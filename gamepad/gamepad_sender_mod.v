==> flow/design.v <==
module gamepad_sender (
	input wire gp_data_ready_strobe,
	input wire [15:0] gp1,
	input wire [15:0] gp2,
	input wire [15:0] gp3,
	input wire [15:0] gp4,
	output reg tx_start,
	output reg [7:0] tx_data,
	input wire tx_busy,
	input clk,
	input rst
);
localparam
	GPXS_IDLE       = 0,
	GPXS_SEND_START = 1,
	GPXS_WAIT_START = 2,
	GPXS_SEND_GP_ID = 3,
	GPXS_WAIT_GP_ID = 4,
	GPXS_SEND_GP    = 5,
	GPXS_WAIT_GP    = 6,
	GPXS_SEND_CR    = 7,
	GPXS_WAIT_CR    = 8,
	GPXS_SEND_NL    = 9,
	GPXS_WAIT_NL    = 10;
wire [7:0] ahex [0:15];
assign ahex[0]  = "0";
assign ahex[1]  = "1";
assign ahex[2]  = "2";
assign ahex[3]  = "3";
assign ahex[4]  = "4";
assign ahex[5]  = "5";
assign ahex[6]  = "6";
assign ahex[7]  = "7";
assign ahex[8]  = "8";
assign ahex[9]  = "9";
assign ahex[10] = "A";
assign ahex[11] = "B";
assign ahex[12] = "C";
assign ahex[13] = "D";
assign ahex[14] = "E";
assign ahex[15] = "F";
wire [7:0] start_seq [0:3];
assign start_seq[3]  = "\033";
assign start_seq[2]  = "[";
assign start_seq[1]  = "4";
assign start_seq[0]  = "A";
reg [3:0] gpx_reg[0:15];
reg [3:0] gpx_state = GPXS_IDLE;
reg [1:0] start_cnt;
reg [4:0] gpx_cnt;
always @(posedge clk) begin
	case (gpx_state)
		GPXS_IDLE: if(gp_data_ready_strobe) begin
			gpx_reg[0]  <= gp4[3:0];
			gpx_reg[1]  <= gp4[7:4];
			gpx_reg[2]  <= gp4[11:8];
			gpx_reg[3]  <= gp4[15:12];
			gpx_reg[4]  <= gp3[3:0];
			gpx_reg[5]  <= gp3[7:4];
			gpx_reg[6]  <= gp3[11:8];
			gpx_reg[7]  <= gp3[15:12];
			gpx_reg[8]  <= gp2[3:0];
			gpx_reg[9]  <= gp2[7:4];
			gpx_reg[10] <= gp2[11:8];
			gpx_reg[11] <= gp2[15:12];
			gpx_reg[12] <= gp1[3:0];
			gpx_reg[13] <= gp1[7:4];
			gpx_reg[14] <= gp1[11:8];
			gpx_reg[15] <= gp1[15:12];
			tx_data <= start_seq[3];
			tx_start <= 1;
			gpx_state <= GPXS_SEND_START;
			gpx_cnt <= 15;
			start_cnt <= 2; 
		end
		GPXS_SEND_START: if(tx_busy) begin
			tx_start <= 0;
			gpx_state <= GPXS_WAIT_START;
		end
		GPXS_WAIT_START: if(~tx_busy) begin
			if (start_cnt == 2'b11) begin
				tx_data <= "1";
				tx_start <= 1;
				gpx_state <= GPXS_SEND_GP_ID;
			end else begin
				tx_data <= start_seq[start_cnt];
				tx_start <= 1;
				gpx_state <= GPXS_SEND_START;
				start_cnt <= start_cnt - 1;
			end
		end
		GPXS_SEND_GP_ID: if(tx_busy) begin
			tx_start <= 0;
			gpx_state <= GPXS_WAIT_GP_ID;
		end
		GPXS_WAIT_GP_ID: if(~tx_busy) begin
			tx_data <= ahex[gpx_reg[gpx_cnt]];
			tx_start <= 1;
			gpx_state <= GPXS_SEND_GP;
			gpx_cnt <= gpx_cnt - 1;
		end
		GPXS_SEND_GP: if(tx_busy) begin
			tx_start <= 0;
			gpx_state <= GPXS_WAIT_GP;
		end
		GPXS_WAIT_GP: if(~tx_busy) begin
			if (gpx_cnt[1:0] == 2'b11) begin
				tx_data <= "\r";
				tx_start <= 1;
				gpx_state <= GPXS_SEND_CR;
			end else begin
				tx_data <= ahex[gpx_reg[gpx_cnt]];
				tx_start <= 1;
				gpx_state <= GPXS_SEND_GP;
				gpx_cnt <= gpx_cnt - 1;
			end
		end
		GPXS_SEND_CR: if(tx_busy) begin
			tx_start <= 0;
			gpx_state <= GPXS_WAIT_CR;
		end
		GPXS_WAIT_CR: if(~tx_busy) begin
			tx_data <= "\n";
			tx_start <= 1;
			gpx_state <= GPXS_SEND_NL;
		end
		GPXS_SEND_NL: if(tx_busy) begin
			tx_start <= 0;
			gpx_state <= GPXS_WAIT_NL;
		end
		GPXS_WAIT_NL: if(~tx_busy) begin
			if (gpx_cnt[3:2] == 2'b11) begin
				gpx_state <= GPXS_IDLE;
			end else begin
				tx_data <= "4" - gpx_cnt[3:2];
				tx_start <= 1;
				gpx_state <= GPXS_SEND_GP_ID;
			end
		end
	endcase
end
endmodule
# From RTL to reports: gamepad_sender
# The steps from the RTL of gamepad_sender to its reports follow in flow order.
# Line numbers count from 1 in the design file above.
# Cell names lack the library's common part.
inputs:
  top_module: "gamepad_sender"
  clock_port: "clk"
  cell_library: "sky130hd"
  pvt_corner: "tt_025C_1v80"

# After elaboration
# Source: Yosys, flattened and elaborated. Widths are those after wreduce. Registers that Yosys merges into a memory's read port (data or address) are not register bits. Print and check cells do not count. Equal cells are merged and count once.
bits:
  reg_bits: 84
  out_inout_bits: 9
op_classes:
  n_addsub: 3
  n_eq: 76
  n_mux: 49
  reduce_logical: 17
op_table:
  columns: ["op", "count"]
  rows:
  - ["8-bit parallel mux with 16-bit select", 2]
  - ["4-bit equality test (second input constant)", 27]
  - ["8-bit 2-to-1 mux", 9]
  - ["4-bit by 3-bit equality test with 1-bit output (second input constant)", 16]
  - ["4-bit parallel mux with 16-bit select", 1]
  - ["4-bit 2-to-1 mux", 16]
  - ["8-bit parallel mux with 6-bit select", 1]
  - ["4-bit parallel mux with 11-bit select", 1]
  - ["4-bit by 2-bit equality test with 1-bit output (second input constant)", 8]
  - ["2-bit inequality test (second input constant)", 15]
  - ["8-bit parallel mux with 3-bit select", 1]
  - ["5-bit 2-to-1 mux", 4]
  - ["4-bit by 1-bit equality test with 1-bit output (second input constant)", 4]
  - ["4-bit zero test", 4]
  - ["5-bit parallel mux with 3-bit select", 1]
  - ["12-bit AND reduction", 1]
  - ["2-bit 2-to-1 mux", 6]
  - ["11-bit nonzero test", 1]
  - ["2-bit equality test (second input constant)", 4]
  - ["8-bit AND reduction", 1]
  - ["6-bit by 2-bit subtractor with 7-bit output (first input constant)", 1]
  - ["6-bit AND reduction", 1]
  - ["6-bit nonzero test", 1]
  - ["5-bit by 1-bit subtractor with 5-bit output (second input constant)", 1]
  - ["5-bit AND reduction", 1]
  - ["5-bit OR reduction", 1]
  - ["1-bit 2-to-1 mux", 5]
  - ["4-bit AND reduction", 1]
# Not listed: further kinds 10, cells in them 10.

# Depth
# Yosys ltp: most cells in a row. Word level: on the elaborated netlist, between registers, memories and ports. Mapped: between sequential cells and ports; inverters and the memories' decode and read muxes count.
logic_depth:
  depth_word: 10
  abc_area: 0
  ltp_mapped: 10

# Mapped cells and area
# Yosys stat after the flow's synthesis: flattened, memories mapped to cells. It holds for the ABC_AREA given above (unset counts as 0); a run with the other value may have another netlist.
mapped:
  mapped_cells: 279
  area_um2: 3761.1
  seqArea_um2: 2462.4
  ffs: 82
  n_buf: 18
by_type:
  columns: ["cell_type", "count", "area_total_um2"]
  rows:
  - ["edfxtp_1", 82, 2.46E+03]
  - ["ha_1", 15, 187.68]
  - ["a22o_1", 13, 113.859]
  - ["a22oi_1", 13, 97.594]
  - ["nand2_1", 25, 93.84]
  - ["a222oi_1", 7, 70.067]
  - ["nor2_1", 18, 67.565]
  - ["a21oi_1", 11, 55.053]
  - ["inv_1", 11, 41.29]
  - ["nor3_1", 8, 40.038]
  - ["buf_6", 3, 33.782]
  - ["nor2b_1", 5, 31.28]
  - ["clkbuf_1", 8, 30.029]
  - ["o21ai_0", 6, 30.029]
  - ["xnor2_1", 3, 26.275]
  - ["buf_2", 5, 25.024]
  - ["nand2b_1", 4, 25.024]
  - ["mux2i_1", 2, 20.019]
# Not listed: further types 31, cells in them 40.

# Timing after synthesis
# Source: OpenSTA report_checks on the synthesized netlist (no wires, ideal clock, input and output delay 20% of the period each), path of least setup slack; recovery checks are left aside. Register names are those of the netlist, which keeps one name where synthesis merged equal registers.
synth_path:
  path_kind: "input-to-reg"
  from: "in gp_data_ready_strobe"
  to: "reg gpx_reg[0][0]"
  clock_period_ns: 4.6
  arrival_ns: 3.656
  t_required_ns: 4.114
  slack_ns: 0.458
  delay_ns: 3.222
  stages: 2
  synth_period_reached_ns: 4.142
# "delay_ns" = arrival - input delay + setup time.
# "stages" counts driving pins, that of a launching flip-flop among them; a cell with two outputs on the path counts twice.
# "synth_period_reached_ns" is the clock period less the worst setup slack; recovery checks do not enter. This is arithmetic on one report: input and output delays are still those of the set period (20% each).
# Between the ends stands the longest chain of elaborated cells between them, by number of cells; it is not shown to be the way that was timed. Of several equally long chains one is given.
# Each line given opens the expression or statement behind the cell; cells for indexed reads and writes are added by Yosys, which also makes memories of some case tables.
synth_between:
  path_cell_list: "nand2_1 > nor2_1"
  elab_chain_cells: 1
  cone_cells: 1
  lines_between: 0
synth_rtl:
  columns: ["element", "line_no", "source"]
  rows:
  - ["start: declaration", 2, "input wire gp_data_ready_strobe,"]
  - ["2-bit AND reduction", null, null]
  - ["end: assignment", 54, "gpx_reg[0] <= gp4[3:0];"]
  - ["end: declaration", 47, "reg [3:0] gpx_reg[0:15];"]

# Worst path after layout
# Path of least setup slack in the final report of run 1 (OpenROAD, finished layout, wires in). Where an end is a register, its clock arrival counts in the times.
layout_path:
  path_kind: "input-to-reg"
  from: "in tx_busy"
  to: "reg tx_data[6]"
  clock_period_ns: 6.78
  arrival_ns: 3.25
  t_required_ns: 6.74
  slack_ns: 3.49
  stages: 5
# Between the ends stands the longest chain of elaborated cells between them, by number of cells; it is not shown to be the way that was timed. Of several equally long chains one is given.
# At most two assigning lines are given for a register; there are more.
# The path ends at the enable pin of a flip-flop; only ways to that pin are counted.
layout_between:
  path_cell_list: "clkdlybuf4s50_1 > nor2b_1 > a21oi_1 > o32a_1 > a211oi_1"
  elab_chain_cells: 2
  cone_cells: 6
  lines_between: 0
layout_rtl:
  columns: ["element", "line_no", "source"]
  rows:
  - ["start: declaration", 9, "input wire tx_busy,"]
  - ["2-bit inequality test", null, null]
  - ["8-bit AND reduction", null, null]
  - ["end: assignment", 70, "tx_data <= start_seq[3];"]
  - ["end: assignment", 82, "tx_data <= \"1\";"]
  - ["end: declaration", 8, "output reg [7:0] tx_data,"]

Wiki page: gamepad_sender / flow data

Measured data: module gamepad_sender, platform sky130hd, 2 stored runs of the flow under differing settings, order arbitrary. Input and output delays are each 20% of the period that was set; the output load is 0.01 pF.
"clock_period_reached_ns": clock period set for the run, less the worst setup slack. It is reckoned from that one timing run; input and output delays stay at 20% of the period that was set.
By "totalPower_w" is meant OpenSTA's value without simulated activity: inputs other than the clock are taken to toggle once in ten clock periods, and the tool carries that through the logic.

--- run 1 ---
==> flow/run.sh <==
#!/bin/bash
# the make line also repeats the synthesis and layout settings of config.mk as NAME=value (left out here)
make -C /OpenROAD-flow-scripts/flow DESIGN_CONFIG=/design/flow/config.mk WORK_HOME=/design/flow/orfs CLKGATE_MAP_FILE= finish
==> flow/config.mk <==
export PLATFORM = sky130hd
export DESIGN_NAME = gamepad_sender
export DESIGN_NICKNAME = gamepad_sender
export VERILOG_FILES = /design/flow/design.v
export SDC_FILE = /design/flow/constraint.sdc
export NUM_CORES = 4
export LEC_CHECK = 0
export CAP_MARGIN = 20
export CORE_ASPECT_RATIO = 1.81
export CORE_MARGIN = 2
export CORE_UTILIZATION = 45
export CTS_CLUSTER_DIAMETER = 214
export GPL_ROUTABILITY_DRIVEN = 1
export GPL_TIMING_DRIVEN = 1
export MAX_ROUTING_LAYER = met5
export SETUP_SLACK_MARGIN = 1.35
export SLEW_MARGIN = 5
export TNS_END_PERCENT = 20
==> flow/constraint.sdc <==
create_clock -name core_clock -period 6.78 [get_ports {clk}]
set_input_delay 1.3560 -clock core_clock [delete_from_list [all_inputs] [get_ports {clk}]]
set_output_delay 1.3560 -clock core_clock [all_outputs]
set_load 0.01 [all_outputs]

==> results, as YAML <==
results:
  layout_utilization_pct: 59.1
  clock_period_reached_ns: 3.286
  final_hold_ws_ns: 0.638
  final_die_area_um2: 9137.9
  setup_ws_ns: 3.494
  yosys.chip_area_um2: 3761.1
  totalPower_w: 0.001558

--- run 2 ---
==> flow/run.sh <==
#!/bin/bash
# the make line also repeats the synthesis and layout settings of config.mk as NAME=value (left out here)
make -C /OpenROAD-flow-scripts/flow DESIGN_CONFIG=/design/flow/config.mk WORK_HOME=/design/flow/orfs CLKGATE_MAP_FILE= finish
==> flow/config.mk <==
export PLATFORM = sky130hd
export DESIGN_NAME = gamepad_sender
export DESIGN_NICKNAME = gamepad_sender
export VERILOG_FILES = /design/flow/design.v
export SDC_FILE = /design/flow/constraint.sdc
export NUM_CORES = 4
export LEC_CHECK = 0
export ABC_AREA = 1
export CAP_MARGIN = 20
export CELL_PAD_IN_SITES_DETAIL_PLACEMENT = 1
export CORE_MARGIN = 4
export CORE_UTILIZATION = 39
export GPL_ROUTABILITY_DRIVEN = 0
export HOLD_SLACK_MARGIN = -0.02
export PLACE_DENSITY_LB_ADDON = 0.12
export SLEW_MARGIN = 5
==> flow/constraint.sdc <==
create_clock -name core_clock -period 4.65 [get_ports {clk}]
set_input_delay 0.9300 -clock core_clock [delete_from_list [all_inputs] [get_ports {clk}]]
set_output_delay 0.9300 -clock core_clock [all_outputs]
set_load 0.01 [all_outputs]

==> results, as YAML <==
results:
  layout_utilization_pct: 50.3
  clock_period_reached_ns: 2.720
  final_hold_ws_ns: 0.662
  final_die_area_um2: 11805.9
  setup_ws_ns: 1.930
  yosys.chip_area_um2: 3951.3
  totalPower_w: 0.002279
