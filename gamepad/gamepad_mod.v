==> flow/design.v <==
`default_nettype none
module gamepads #(
	parameter integer N_DIV = 42000,             
	parameter integer LOG_N_DIV = $clog2(N_DIV)
)(
	output wire gp_clk,
	output wire gp_latch,
	input  wire gp_d0,
	input  wire gp_d1,
	input  wire gp_d2,
	input  wire gp_d3,
	output wire [15:0] gp1,
	output wire [15:0] gp2,
	output wire [15:0] gp3,
	output wire [15:0] gp4,
	output wire gp_data_ready,
	input clk,
	input rst
);
reg strobe;
reg [LOG_N_DIV:0] clk_div = N_DIV - 1;
always @(posedge clk) begin
	if (rst) begin
		clk_div <= N_DIV;
		strobe <= 0;
	end else
		if (clk_div[LOG_N_DIV]) begin
			clk_div <= N_DIV - 1;
			strobe <= 1;
		end else begin
			clk_div <= clk_div - 1;
			strobe <= 0;
		end
end
localparam
	GPS_IDLE  = 0,
	GPS_LATCH = 1,
	GPS_DATA  = 2,
	GPS_CLOCK = 3;
reg [15:0] gp1reg;
reg [15:0] gp2reg;
reg [15:0] gp3reg;
reg [15:0] gp4reg;
reg [1:0] state = GPS_IDLE;
reg [4:0] read_cnt = 15;
reg gp_latch_reg = 0;
reg gp_clk_reg = 0;
reg gp_data_ready_reg = 0;
always @(posedge clk) begin
  if (rst) begin
  	state <= GPS_IDLE;
  	gp_latch_reg <= 0;
  	gp_clk_reg <= 0;
  	gp1reg <= 0;
  	gp2reg <= 0;
  	gp3reg <= 0;
  	gp4reg <= 0;
  	gp_data_ready_reg <= 0;
  end else if (strobe) begin
    if (state == GPS_IDLE) begin
      gp_latch_reg <= 1;
      gp_clk_reg <= 0;
      state <= GPS_LATCH;
    end
    if (state == GPS_LATCH) begin
      gp_latch_reg <= 0;
      gp_clk_reg <= 0;
      gp1reg <= 0;
      gp2reg <= 0;
      gp3reg <= 0;
      gp4reg <= 0;
      gp_data_ready_reg <= 0;
      state <= GPS_DATA;
    end
    if (state == GPS_DATA) begin
      gp1reg <= {gp_d0, gp1reg[15:1]};
      gp2reg <= {gp_d1, gp2reg[15:1]};
      gp3reg <= {gp_d2, gp3reg[15:1]};
      gp4reg <= {gp_d3, gp4reg[15:1]};
      gp_clk_reg <= 1;
      state <= GPS_CLOCK;
    end
    if (state == GPS_CLOCK) begin
      gp_clk_reg <= 0;
      if (read_cnt == 0) begin
        read_cnt <= 15;
        gp_data_ready_reg <= 1;
        state <= GPS_IDLE;
      end else begin
        read_cnt <= read_cnt - 1;
        state <= GPS_DATA;
      end
    end
  end
end
assign gp_latch = gp_latch_reg;
assign gp_clk = gp_clk_reg;
assign gp1 = gp1reg;
assign gp2 = gp2reg;
assign gp3 = gp3reg;
assign gp4 = gp4reg;
assign gp_data_ready = gp_data_ready_reg;
endmodule
## Reports on gamepads

The steps from the RTL of gamepads to its reports follow in flow order.
Line numbers count from 1 in the design file above.
Operators carry their Yosys type and port widths (W data, S select, Z words).
Library cell names are shortened.
A cell with -- has no value.

| inputs | value |
|---|---|
| top module | gamepads |
| clock port | clk |
| library | sky130hd |
| library corner | tt_025C_1v80 |

## Word-level counts

Counts by Yosys on the flattened word-level netlist (proc, flatten, opt, wreduce; memories kept). Register bits leave out memories and registers merged into their read ports (data or address). Print and check cells are left out. Cells with the same type and inputs are merged into one.

| word-level totals | value |
|---|---|
| register bits after elaboration | 92 |
| output and inout bits | 67 |
| elaborated cells | 49 |

| cells by class | value |
|---|---|
| bitwise gates (word level) | 1 |
| mux-type cells | 21 |
| $add $sub $neg | 2 |
| reductions and logical operators | 10 |
| equal/unequal tests | 3 |

Operators by type and width:

| cell | count |
|---|---|
| $mux W16 | 5 |
| $sub A17 B1 Y17 const B | 1 |
| $mux W1 | 10 |
| $mux W2 | 5 |
| $reduce_and A2 Y1 | 3 |
| $sub A5 B1 Y5 const B | 1 |
| $logic_not A5 Y1 | 1 |
| $mux W5 | 1 |
| $eq A2 B2 Y1 const B | 2 |
| $reduce_bool A2 Y1 | 2 |
| $reduce_bool A4 Y1 | 1 |
| $reduce_and A3 Y1 | 1 |
| $eq A2 B1 Y1 const B | 1 |
| $logic_not A2 Y1 | 1 |
| $reduce_or A2 Y1 | 1 |
| $not A1 Y1 | 1 |

## Longest topological paths

Longest topological path by Yosys (ltp), each cell counted once; first at word level (registers and memories cut), then after technology mapping (sequential cells cut; the memories' decode and read muxes count).

| depth | value |
|---|---|
| word-level depth | 5 |
| ABC_AREA | 1 |
| mapped depth | 9 |
| gate-level depth less buffers | 9 |

## Synthesis result

The flow's flattened synthesis, as Yosys stat reports it; memories are mapped. The netlist is that of the ABC_AREA named above (0 if unset); the other value can give another one.

Cell types:

| type | count | total area (µm²) |
|---|---|---|
| dfxtp_1 | 87 | 1741.67 |
| nand3_1 | 80 | 400.384 |
| nand2_1 | 106 | 397.882 |
| a21oi_1 | 78 | 390.374 |
| edfxtp_1 | 5 | 150.144 |
| nor2_1 | 31 | 116.362 |
| inv_1 | 24 | 90.086 |
| ha_1 | 7 | 87.584 |
| buf_2 | 16 | 80.077 |
| buf_6 | 7 | 78.826 |
| o21ai_0 | 7 | 35.034 |
| nor2_4 | 2 | 22.522 |
| clkbuf_1 | 5 | 18.768 |
| xor2_1 | 2 | 17.517 |
| o31ai_1 | 2 | 15.014 |
| xnor2_1 | 1 | 8.758 |
| buf_4 | 1 | 7.507 |
| nand3b_1 | 1 | 7.507 |

Not listed: further types 5, cells in them 5.

| mapped netlist | value |
|---|---|
| sequential part of the area | 1891.8 µm² |
| mapped cells | 467 |
| buffer cells | 29 |
| synthesis area | 3696.0 µm² |
| mapped flip-flops | 92 |

## Timing after synthesis

Path of least setup slack by OpenSTA after synthesis, without wires, with an ideal clock, recovery checks aside; 20% of the period is set as input and as output delay. Where synthesis merged equal registers, the netlist keeps one of their names.

| timing post-synthesis | value |
|---|---|
| path type | reg2reg |
| from | register state[0] |
| to | register gp1reg[15] |
| slack | 0.517 ns |
| path buffers | 2 |
| stages | 8 |
| launch time at the first pin | 0.000 ns |
| clock period | 1.87 ns |
| path delay | 1.353 ns |
| arrival time | 1.283 ns |
| data required time | 1.800 ns |
| synthesis period reached | 1.353 ns |

"path delay" is the arrival time less input delay plus setup time.
"stages" counts driving pins, that of a launching flip-flop among them; a cell with two outputs on the path counts twice.
"synthesis period reached" is the clock period less the worst setup slack; recovery checks do not enter. This is arithmetic on one report: input and output delays are still those of the set period (20% each).
The rows between start and end are the longest chain of elaborated cells between them; the timing report does not say that the signal goes this way. Where chains are equally long, one stands for them.
A line is the first line of the expression or statement that the cell stems from. Yosys adds cells for indexed reads and writes and turns some case tables into memories.
A register here has more assigning lines than the two given.

| on the way, post-synthesis | value |
|---|---|
| path through | dfxtp_1 inv_1 ha_1 nand2_2 buf_4 buf_2 nand2_1 a21oi_1 |
| length of the longest elaborated chain | 3 |
| elaborated cells between the ends (all ways) | 6 |
| classes of those cells | eq/ne (2); mux (2); reduce/logical (2) |

RTL lines, path post-synthesis:

| what | RTL line | text |
|---|---|---|
| start, declared | 44 | `reg [1:0] state = GPS_IDLE;` |
| start, assigned | 51 | `state <= GPS_IDLE;` |
| start, assigned | 63 | `state <= GPS_LATCH;` |
| $eq A2 B1 Y1 | 65 | `if (state == GPS_LATCH) begin` |
| $mux W16 | 65 |  |
| $mux W16 | 75 | `if (state == GPS_DATA) begin` |
| end, assigned | 68 | `gp1reg <= 0;` |
| end, assigned | 76 | `gp1reg <= {gp_d0, gp1reg[15:1]};` |
| end, declared | 40 | `reg [15:0] gp1reg;` |

## Timing after layout

Path of least setup slack in the final report of run 2 (OpenROAD, finished layout, wires in). Where an end is a register, its clock arrival counts in the times.

| timing after layout | value |
|---|---|
| path type | reg2reg |
| from | register state[0] |
| to | register gp1reg[5] |
| path buffers | 1 |
| stages | 7 |
| arrival time | 2.07 ns |
| slack | 0.57 ns |
| launch time at the first pin | 0.34 ns |
| data required time | 2.64 ns |
| clock period | 2.37 ns |

The rows between start and end are the longest chain of elaborated cells between them; the timing report does not say that the signal goes this way. Where chains are equally long, one stands for them.
A register here has more assigning lines than the two given.

| on the way, after layout | value |
|---|---|
| path through | dfxtp_1 inv_1 ha_1 nand2_2 buf_4 nand2_1 a21oi_1 |
| length of the longest elaborated chain | 3 |
| elaborated cells between the ends (all ways) | 6 |
| classes of those cells | eq/ne (2); mux (2); reduce/logical (2) |

RTL lines, path after layout:

| what | RTL line | text |
|---|---|---|
| start, declared | 44 | `reg [1:0] state = GPS_IDLE;` |
| start, assigned | 51 | `state <= GPS_IDLE;` |
| start, assigned | 63 | `state <= GPS_LATCH;` |
| $eq A2 B1 Y1 | 65 | `if (state == GPS_LATCH) begin` |
| $mux W16 | 65 |  |
| $mux W16 | 75 | `if (state == GPS_DATA) begin` |
| end, assigned | 68 | `gp1reg <= 0;` |
| end, assigned | 76 | `gp1reg <= {gp_d0, gp1reg[15:1]};` |
| end, declared | 40 | `reg [15:0] gp1reg;` |

Wiki page: gamepads / flow data

Stored flow runs of gamepads (2 of them; Yosys, OpenROAD, sky130hd). They differ in their settings and are not a sequence. Constraints: input delay and output delay 20% of the set period each, output load 0.01 pF.
"period reached": clock period set for the run, less the worst setup slack. It is reckoned from that one timing run; input and output delays stay at 20% of the period that was set.
"allowed time less slack (worst setup path)" = time allowed to the worst setup path (clock period - input delay - output delay, where it has them) - its slack; a late launch clock adds to it, a late capture clock takes from it.
"power consumption" rests on the timing tool's default activity at the inputs, not on a simulated workload.

## Run 1

==> flow/run.sh <==
#!/bin/bash
# the make line also repeats the synthesis and layout settings of config.mk as NAME=value (left out here)
make -C /OpenROAD-flow-scripts/flow DESIGN_CONFIG=/design/flow/config.mk WORK_HOME=/design/flow/orfs CLKGATE_MAP_FILE= finish
==> flow/config.mk <==
export PLATFORM = sky130hd
export DESIGN_NAME = gamepads
export DESIGN_NICKNAME = gamepads
export VERILOG_FILES = /design/flow/design.v
export SDC_FILE = /design/flow/constraint.sdc
export NUM_CORES = 4
export LEC_CHECK = 0
export CAP_MARGIN = 20
export CELL_PAD_IN_SITES_GLOBAL_PLACEMENT = 1
export CORE_ASPECT_RATIO = 1.6
export CORE_MARGIN = 2
export CORE_UTILIZATION = 61
export GPL_TIMING_DRIVEN = 1
export PLACE_DENSITY_LB_ADDON = 0.21
export SLEW_MARGIN = 15
export TNS_END_PERCENT = 30
==> flow/constraint.sdc <==
create_clock -name core_clock -period 1.65 [get_ports {clk}]
set_input_delay 0.3300 -clock core_clock [delete_from_list [all_inputs] [get_ports {clk}]]
set_output_delay 0.3300 -clock core_clock [all_outputs]
set_load 0.01 [all_outputs]

Run 1: incomplete, placement halted on FLW-0024

## Run 2

==> flow/run.sh <==
#!/bin/bash
# the make line also repeats the synthesis and layout settings of config.mk as NAME=value (left out here)
make -C /OpenROAD-flow-scripts/flow DESIGN_CONFIG=/design/flow/config.mk WORK_HOME=/design/flow/orfs CLKGATE_MAP_FILE= finish
==> flow/config.mk <==
export PLATFORM = sky130hd
export DESIGN_NAME = gamepads
export DESIGN_NICKNAME = gamepads
export VERILOG_FILES = /design/flow/design.v
export SDC_FILE = /design/flow/constraint.sdc
export NUM_CORES = 4
export LEC_CHECK = 0
export ABC_AREA = 1
export CAP_MARGIN = 20
export CELL_PAD_IN_SITES_GLOBAL_PLACEMENT = 0
export CORE_MARGIN = 2
export CORE_UTILIZATION = 43
export CTS_CLUSTER_DIAMETER = 379
export GPL_TIMING_DRIVEN = 1
export MAX_ROUTING_LAYER = met5
export SLEW_MARGIN = 20
==> flow/constraint.sdc <==
create_clock -name core_clock -period 2.37 [get_ports {clk}]
set_input_delay 0.4740 -clock core_clock [delete_from_list [all_inputs] [get_ports {clk}]]
set_output_delay 0.4740 -clock core_clock [all_outputs]
set_load 0.01 [all_outputs]

| result of run 2 | value |
|---|---|
| utilization in the final report | 55.5 % |
| total negative slack | 0.000 ns |
| standard-cell area after layout | 4581.9 µm² |
| power consumption | 2.707 mW |
| period reached | 1.805 ns |
| allowed time less slack (worst setup path) | 1.80 ns |
| worst setup path kind | reg2reg |
| synthesized cell area | 3696.0 µm² |
| die area | 9352.8 µm² |
| worst setup slack after layout | 0.565 ns |
| worst hold slack | 0.438 ns |
